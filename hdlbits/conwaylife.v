==> flow/design.v <==
module conwaylife(
    input clk,
    input load,
    input [255:0] data,
    output [255:0] q ); 
    reg [255:0] q_ne;
    reg [255:0] q_r;
    reg[3:0] cnt;
    integer i; 
    always @(posedge clk) begin
        if(load) begin
            q_r <= data;
        end else begin
            cnt = 0;
            for(i = 0; i < 256; i = i + 1) begin
                cnt 
                = q_r[(((i / 16)+15)%16)*16 + (((i % 16)+15)%16)] 
                + q_r[(((i / 16)+15)%16)*16 + (i % 16)]
                + q_r[(((i / 16)+15)%16)*16 + (((i % 16)+17)%16)]
                + q_r[(i / 16)*16 + (((i % 16)+15)%16)]
                + q_r[(i / 16)*16 + (((i % 16)+17)%16)]
                + q_r[(((i / 16)+17)%16)*16 + (((i % 16)+15)%16)] 
                + q_r[(((i / 16)+17)%16)*16 + (i % 16)]
                + q_r[(((i / 16)+17)%16)*16 + (((i % 16)+17)%16)];
                if(cnt == 2) begin
                    q_r[i] <= q_r[i];
                end else if(cnt == 3) begin
                    q_r[i] <= 1;
                end else begin
                    q_r[i] <= 0;
                end
            end
        end
    end
    assign q = q_r;
endmodule
# ---- Reports on conwaylife
# What the tools print for conwaylife, step after step.
# Lines are those of the file above, counted from 1.
# Operators: Yosys type, input widths -> output width; for muxes data width and select width s.
# Cell names lack the library's common part.
# A cell with - has no value.
dict set report setup {
  design {conwaylife}
  clock {clk}
  library {sky130hd}
  corner {tt_025C_1v80}
}

# ---- Word level
# Yosys after proc, flatten, opt, wreduce and memory -nomap, before mapping. Memory bits, and registers merged into a memory's read port (data or address), are not among the register bits. Print and check cells are not counted. Equal cells are merged and count once.
dict set report op_classes {
  n_mux 768
  eq_ne 768
  add_sub_neg 1792
}
# cell count
set op_table {}
lappend op_table {{$add 4x1->4} 1024}
lappend op_table {{$eq 4x2->1 const B} 512}
lappend op_table {{$add 3x1->4} 256}
lappend op_table {{$add 2x1->3} 256}
lappend op_table {{$mux 1} 768}
lappend op_table {{$add 1x1->2} 256}
lappend op_table {{$ne 2x2->1 const B} 256}
dict set report bits {
  out_inout_bits 256
  inputBits 258
  register_bits 256
  wordCells 3584
}

# ---- Longest topological paths
# Depth = most cells in a row (Yosys ltp): at word level without a register or memory, in the mapped netlist without a sequential cell, where the memories' decode and read muxes count.
dict set report depth {
  ltp_word 11
  ABC_AREA 0
  depth_mapped 10
  ltp_nobuf 10
}

# ---- Netlist
# The flow's flattened synthesis, as Yosys stat reports it; memories are mapped. The netlist is that of the ABC_AREA named above (0 if unset); the other value can give another one.
# Totals and module areas in this step are rounded.
dict set report synth_totals {
  sequential_area_um2 7690
  flip_flops 256
  buffers 84
  mapped_area_um2 54500
  stdcells 5451
}
# cell count
set types {}
lappend types {fa_1 1023}
lappend types {ha_1 768}
lappend types {edfxtp_1 256}
lappend types {inv_1 1279}
lappend types {a21oi_1 498}
lappend types {or4b_1 229}
lappend types {nand2_1 505}
lappend types {o31ai_1 249}
lappend types {and2_1 249}
lappend types {nor2_1 249}
lappend types {or4b_2 20}
lappend types {clkbuf_1 46}
lappend types {buf_4 17}
lappend types {buf_2 20}
lappend types {a32o_1 7}
lappend types {a21o_1 7}
lappend types {nand3b_1 7}
lappend types {nor2b_1 7}
# Other cell types: 3; their cells: 15.

# ---- Path before layout
# OpenSTA on the mapped netlist: ideal clock, no wires. The path of least setup slack (recovery checks aside). Input and output delay are each 20% of the period. Register names are those of the netlist, which keeps one name where synthesis merged equal registers.
dict set report synth_timing {
  kind {register to register}
  from {reg q_r[227]}
  to {reg q_r[244]}
  delay_ns 3.792
  setup_ns 0.266
  driving_pins 11
  arrival_time_ns 3.526
  clock_period_ns 8.11
  setup_slack_ns 4.317
  period_less_setup_slack_ns 3.793
}
# "delay_ns" = arrival - input delay + setup time.
# "driving_pins" counts driving pins, that of a launching flip-flop among them; a cell with two outputs on the path counts twice.
# "period_less_setup_slack_ns" is the clock period less the worst setup slack; recovery checks do not enter. This is arithmetic on one report: input and output delays are still those of the set period (20% each).
# Between the ends stands the longest chain of elaborated cells between them, by number of cells; it is not shown to be the way that was timed. Of several equally long chains one is given.
# A line is the first line of the expression or statement that the cell stems from. Yosys adds cells for indexed reads and writes and turns some case tables into memories.
# At most two assigning lines are given for a register; there are more.
# Only ways into the end's enable, where the timed path ends, are counted here.
dict set report synth_between {
  path_cell_list {edfxtp_1 inv_1 fa_1 fa_1 fa_1 inv_1 ha_1 fa_1 nor2_1 a21oi_1 or4b_2}
  elab_chain_cells 9
  cells_between 9
  cone_classes {add/sub: 7; eq/ne: 2}
}
# element line
set synth_lines {}
lappend synth_lines {{start, declared} 7} ;# reg [255:0] q_r;
lappend synth_lines {{start, assigned} 12} ;# q_r <= data;
lappend synth_lines {{start, assigned} 26} ;# q_r[i] <= q_r[i];
lappend synth_lines {{$add 1x1->2} 17} ;# = q_r[(((i / 16)+15)%16)*16 + (((i % 16)+15)%16)]
lappend synth_lines {{$add 2x1->3} 17}
lappend synth_lines {{$add 3x1->4} 17}
lappend synth_lines {{$add 4x1->4 x4} 17}
lappend synth_lines {{$eq 4x2->1} 25} ;# if(cnt == 2) begin
lappend synth_lines {{$ne 2x2->1} -}
lappend synth_lines {{end, assigned} 12}
lappend synth_lines {{end, assigned} 26}
lappend synth_lines {{end, declared} 7}

# ---- Timing after layout
# Path of least setup slack in the final report of record 1 (OpenROAD, finished layout, wires in). Where an end is a register, its clock arrival counts in the times.
dict set report layout_timing {
  kind {register to register}
  from {reg q_r[224]}
  to {reg q_r[225]}
  setup_ns 0.25
  arrival_time_ns 4.14
  setup_slack_ns 0.27
  clock_period_ns 4.01
  driving_pins 12
}
# Between the ends stands the longest chain of elaborated cells between them, by number of cells; it is not shown to be the way that was timed. Of several equally long chains one is given.
# At most two assigning lines are given for a register; there are more.
# Only ways into the end's enable, where the timed path ends, are counted here.
dict set report layout_between {
  path_cell_list {edfxtp_1 clkinvlp_4 buf_4 fa_1 fa_1 fa_1 inv_1 ha_2 fa_2 nor2_2 a21oi_2 or4b_1}
  elab_chain_cells 7
  cells_between 7
  cone_classes {add/sub: 5; eq/ne: 2}
}
# element line
set layout_lines {}
lappend layout_lines {{start, declared} 7} ;# reg [255:0] q_r;
lappend layout_lines {{start, assigned} 12} ;# q_r <= data;
lappend layout_lines {{start, assigned} 26} ;# q_r[i] <= q_r[i];
lappend layout_lines {{$add 3x1->4} 17} ;# = q_r[(((i / 16)+15)%16)*16 + (((i % 16)+15)%16)]
lappend layout_lines {{$add 4x1->4 x4} 17}
lappend layout_lines {{$eq 4x2->1} 25} ;# if(cnt == 2) begin
lappend layout_lines {{$ne 2x2->1} -}
lappend layout_lines {{end, assigned} 12}
lappend layout_lines {{end, assigned} 26}
lappend layout_lines {{end, declared} 7}

; Record of 2 stored runs of the RTL-to-layout flow on conwaylife, platform sky130hd. The runs are unordered. Constraints: input delay and output delay 20% of the set period each, output load 0.01 pF.
; "period_less_ws_ns" is the run's clock period less its worst setup slack. It is reckoned from that one timing run; input and output delays stay at 20% of the period that was set.
; "timing.worst_path_ns" is the time allowed to the run's worst setup path (the clock period less input and output delay, where it has them) less its slack. Clock arrival times count: a late capture clock shortens it, a late launch clock lengthens it.
; Values from the reports are rounded here.

[record 1: settings]
period_ns = 4.01
CORE_UTILIZATION = 16
SETUP_SLACK_MARGIN = 0.42
PLACE_DENSITY = 0.68
CELL_PAD_IN_SITES_GLOBAL_PLACEMENT = 2
GPL_ROUTABILITY_DRIVEN = 0
MAX_ROUTING_LAYER = met5
CAP_MARGIN = 20
CORE_MARGIN = 2
SLEW_MARGIN = 20
[record 1: results]
yosys.chip_area_um2 = 54500
period_less_ws_ns = 3.738
timing.setup.tns_ns = 0.000
finish.stdcell_area_um2 = 74900
fin_ws_ns = 0.272
final_util_pct = 22.1
timing.worst_path_ns = 3.74
worst_path_kind = register to register
total_die_area_um2 = 345000
worst_hold_slack_ns = 0.748

[record 2: settings]
period_ns = 5.89
CORE_UTILIZATION = 37
SETUP_SLACK_MARGIN = 1.16
PLACE_DENSITY_LB_ADDON = 0.03
CORE_MARGIN = 4
TNS_END_PERCENT = 50
GPL_ROUTABILITY_DRIVEN = 1
CTS_CLUSTER_SIZE = 95
CAP_MARGIN = 20
SLEW_MARGIN = 20
[record 2: results]
worst_hold_slack_ns = 0.761
timing.worst_path_ns = 4.21
worst_path_kind = register to register
yosys.chip_area_um2 = 54500
fin_ws_ns = 1.68
final_util_pct = 43.2
timing.setup.tns_ns = 0.000
finish.stdcell_area_um2 = 63100
total_die_area_um2 = 154000
period_less_ws_ns = 4.206
